==> flow/design.v <==
module PC_control (
    input logic PCwrite,
    input logic clk,
    output logic [63:0] PC
);
reg [63:0] PC_aux = 0;
assign PC= PC_aux;
always @(posedge clk) begin
    case (PCwrite)
        1'b1: PC_aux = PC_aux+1;
        1'b0: PC_aux = PC_aux+0;
        default PC_aux=0;
    endcase
end
endmodule
* Reports on PC_control
Tool output for the design above, in the order of the flow.
Lines are those of the file above, counted from 1.
Operators carry their Yosys type and port widths (W data, S select, Z words).
Cell names lack the library's common part.
Not given: n/a
- Top module :: PC_control
- Clock port :: clk
- Cell library :: sky130hd
- Timing corner :: tt_025C_1v80

* Elaborated design
Source: Yosys, flattened and elaborated, memories not mapped. Widths are those after wreduce. Registers that Yosys merges into a memory's read port (data or address) are not register bits. Print and check cells do not count. Equal cells are merged and count once.
- Register bits after elaboration :: 64
- Word-level cells :: 3
- Bits of input ports :: 2
- Output and inout port bits :: 64
- Mux-type cells :: 1
- $add $sub $neg :: 1
** Operators by type and width (number)
- $add A64 B1 Y64 const B :: 1
- $mux W64 :: 1

* Longest topological paths
Depth = most cells in a row (Yosys ltp): at word level without a register or memory, in the mapped netlist without a sequential cell, where the memories' decode and read muxes count.
- Depth in word-level cells :: 2
- ABC_AREA :: 0
- Gate-level depth with buffers :: 7
- Depth with buffers taken out :: 6

* Netlist
Yosys stat after the flow's synthesis: flattened, memories mapped to cells. It holds for the ABC_AREA given above (unset counts as 0); a run with the other value may have another netlist.
** Cell types
- edfxtp_1 :: number 64, area in all 1.92E+03 µm²
- xor2_1 :: number 34, area in all 297.786 µm²
- xnor2_1 :: number 28, area in all 245.235 µm²
- nand2_1 :: number 32, area in all 120.115 µm²
- nand4_1 :: number 18, area in all 112.608 µm²
- nand3_1 :: number 21, area in all 105.101 µm²
- nor3_2 :: number 9, area in all 90.086 µm²
- nor2_1 :: number 22, area in all 82.579 µm²
- nor3_1 :: number 12, area in all 60.058 µm²
- nor4_2 :: number 4, area in all 50.048 µm²
- and4_1 :: number 4, area in all 35.034 µm²
- inv_1 :: number 8, area in all 30.029 µm²
- nand4b_4 :: number 1, area in all 23.773 µm²
- nor4_4 :: number 1, area in all 21.27 µm²
- and3_1 :: number 3, area in all 18.768 µm²
- nand3_4 :: number 1, area in all 17.517 µm²
- ha_1 :: number 1, area in all 12.512 µm²
- nor4_1 :: number 2, area in all 12.512 µm²
Not listed: further types 8, cells in them 8.
- Buffers :: 4
- Mapped area :: 3315.7 µm²
- Mapped flip-flops :: 64
- Sequential area :: 1921.8 µm²
- Standard cells after synthesis :: 273

* Timing after synthesis
OpenSTA on the mapped netlist: ideal clock, no wires. The path of least setup slack (recovery checks aside). Input and output delay are each 20% of the period. Register names are those of the netlist, which keeps one name where synthesis merged equal registers.
- Path kind :: reg2reg
- Start point :: register PC_aux[9]
- End point :: register PC_aux[37]
- Stages :: 7
- Launch time at the first pin :: 0.000 ns
- Path slack :: 0.472 ns
- Period :: 2.44 ns
- Data required time :: 2.178 ns
- Library setup time :: 0.262 ns
- Data arrival time :: 1.706 ns
- Path delay :: 1.968 ns
- Path buffers :: 1
- Synthesis period reached :: 1.968 ns
"path delay" = arrival - input delay + setup time.
"stages": output pins that drive a net of the path, with the launching flip-flop's if there is one; two outputs of one cell count as two.
"synthesis period reached" = period - worst setup slack (recovery checks aside). The figure is calculated, with input and output delays left at 20% of the set period.
The rows between start and end are the longest chain of elaborated cells between them; the timing report does not say that the signal goes this way. Where chains are equally long, one stands for them.
Each line given opens the expression or statement behind the cell; cells for indexed reads and writes are added by Yosys, which also makes memories of some case tables.
At most two assigning lines are given for a register; there are more.
- Cell sequence :: edfxtp_1 > nand3_2 > nor4_4 > nand4b_4 > buf_6 > nor3_2 > xor2_1
- Length of the longest elaborated chain :: 2
- Elaborated cells on any way between the ends :: 2
- Source lines of those cells :: 2
- Those cells by class :: add/sub (1); mux (1)
** Ends and longest elaborated chain, after synthesis
- start: declaration :: line 6 : reg [63:0] PC_aux = 0;
- start: assignment :: line 10 : 1'b1: PC_aux = PC_aux+1;
- start: assignment :: line 11 : 1'b0: PC_aux = PC_aux+0;
- $add A64 B1 Y64 :: line 10
- $mux W64 :: line 9 : case (PCwrite)
- end: assignment :: line 10
- end: assignment :: line 11
- end: declaration :: line 6

* Timing after layout
Path of least setup slack in the final report of stored run 1 (OpenROAD, finished layout, wires in). Where an end is a register, its clock arrival counts in the times.
- Path kind :: reg2reg
- Start point :: register PC_aux[0]
- End point :: register PC_aux[20]
- Stages :: 7
- Data required time :: 2.27 ns
- Data arrival time :: 2.16 ns
- Library setup time :: 0.25 ns
- Period :: 2.19 ns
- Launch time at the first pin :: 0.33 ns
- Path slack :: 0.11 ns
- Path buffers :: 0
The rows between start and end are the longest chain of elaborated cells between them; the timing report does not say that the signal goes this way. Where chains are equally long, one stands for them.
At most two assigning lines are given for a register; there are more.
- Cell sequence :: edfxtp_1 > ha_1 > nand3_1 > or3_1 > nor3_1 > nand3_1 > xnor2_1
- Length of the longest elaborated chain :: 2
- Elaborated cells on any way between the ends :: 2
- Source lines of those cells :: 2
- Those cells by class :: add/sub (1); mux (1)
** Ends and longest elaborated chain, after layout
- start: declaration :: line 6 : reg [63:0] PC_aux = 0;
- start: assignment :: line 10 : 1'b1: PC_aux = PC_aux+1;
- start: assignment :: line 11 : 1'b0: PC_aux = PC_aux+0;
- $add A64 B1 Y64 :: line 10
- $mux W64 :: line 9 : case (PCwrite)
- end: assignment :: line 10
- end: assignment :: line 11
- end: declaration :: line 6

Lab notebook: PC_control

Top module PC_control; platform sky130hd; tools Yosys and OpenROAD; 2 stored runs in no particular order. Input and output delays are each 20% of the period that was set; the output load is 0.01 pF.
"clock period achieved" is the run's clock period less its worst setup slack. It is reckoned from that one timing run; input and output delays stay at 20% of the period that was set.
"time of the worst setup path": the worst setup path's part of the clock period (all of it between registers, 20% less for each end at a port) less its slack. A launch clock that arrives late makes it longer, a capture clock that arrives late makes it shorter.
By "power consumption" is meant OpenSTA's value without simulated activity: inputs other than the clock are taken to toggle once in ten clock periods, and the tool carries that through the logic.

* Stored run 1
** Files
==> flow/run.sh <==
#!/bin/bash
# the make line also repeats the synthesis and layout settings of config.mk as NAME=value (left out here)
make -C /OpenROAD-flow-scripts/flow DESIGN_CONFIG=/design/flow/config.mk WORK_HOME=/design/flow/orfs CLKGATE_MAP_FILE= finish
==> flow/config.mk <==
export PLATFORM = sky130hd
export DESIGN_NAME = PC_control
export DESIGN_NICKNAME = PC_control
export VERILOG_FILES = /design/flow/design.v
export SDC_FILE = /design/flow/constraint.sdc
export NUM_CORES = 4
export LEC_CHECK = 0
export CAP_MARGIN = 20
export CELL_PAD_IN_SITES_GLOBAL_PLACEMENT = 1
export CORE_MARGIN = 2
export CORE_UTILIZATION = 26
export CTS_CLUSTER_DIAMETER = 77
export CTS_CLUSTER_SIZE = 13
export PLACE_DENSITY_LB_ADDON = 0.02
export SLEW_MARGIN = 30
==> flow/constraint.sdc <==
create_clock -name core_clock -period 2.19 [get_ports {clk}]
set_input_delay 0.4380 -clock core_clock [delete_from_list [all_inputs] [get_ports {clk}]]
set_output_delay 0.4380 -clock core_clock [all_outputs]
set_load 0.01 [all_outputs]
** Results
- Post-route worst hold slack :: 0.598 ns
- Lowest setup slack :: 0.109 ns
- Chip area in the Yosys report :: 3,315.7 µm²
- Time of the worst setup path :: 2.08 ns
- Kind of the worst setup path :: reg2reg
- Power consumption :: 3.267 mW
- Standard-cell area of the final layout :: 4,790.8 µm²
- Area of the die :: 13,671.5 µm²
- Total negative slack :: 0.000 ns
- Clock period achieved :: 2.081 ns
- Utilization after routing :: 38.3%

* Stored run 2
** Files
==> flow/run.sh <==
#!/bin/bash
# the make line also repeats the synthesis and layout settings of config.mk as NAME=value (left out here)
make -C /OpenROAD-flow-scripts/flow DESIGN_CONFIG=/design/flow/config.mk WORK_HOME=/design/flow/orfs CLKGATE_MAP_FILE= finish
==> flow/config.mk <==
export PLATFORM = sky130hd
export DESIGN_NAME = PC_control
export DESIGN_NICKNAME = PC_control
export VERILOG_FILES = /design/flow/design.v
export SDC_FILE = /design/flow/constraint.sdc
export NUM_CORES = 4
export LEC_CHECK = 0
export ABC_AREA = 0
export CAP_MARGIN = 15
export CELL_PAD_IN_SITES_DETAIL_PLACEMENT = 2
export CELL_PAD_IN_SITES_GLOBAL_PLACEMENT = 0
export CORE_MARGIN = 2
export CORE_UTILIZATION = 45
export GPL_ROUTABILITY_DRIVEN = 0
export MAX_ROUTING_LAYER = met4
export PLACE_DENSITY_LB_ADDON = 0.22
export SLEW_MARGIN = 20
export TNS_END_PERCENT = 10
==> flow/constraint.sdc <==
create_clock -name core_clock -period 1.89 [get_ports {clk}]
set_input_delay 0.3780 -clock core_clock [delete_from_list [all_inputs] [get_ports {clk}]]
set_output_delay 0.3780 -clock core_clock [all_outputs]
set_load 0.01 [all_outputs]
** Results
Incomplete, placement halted on DPL-0033.
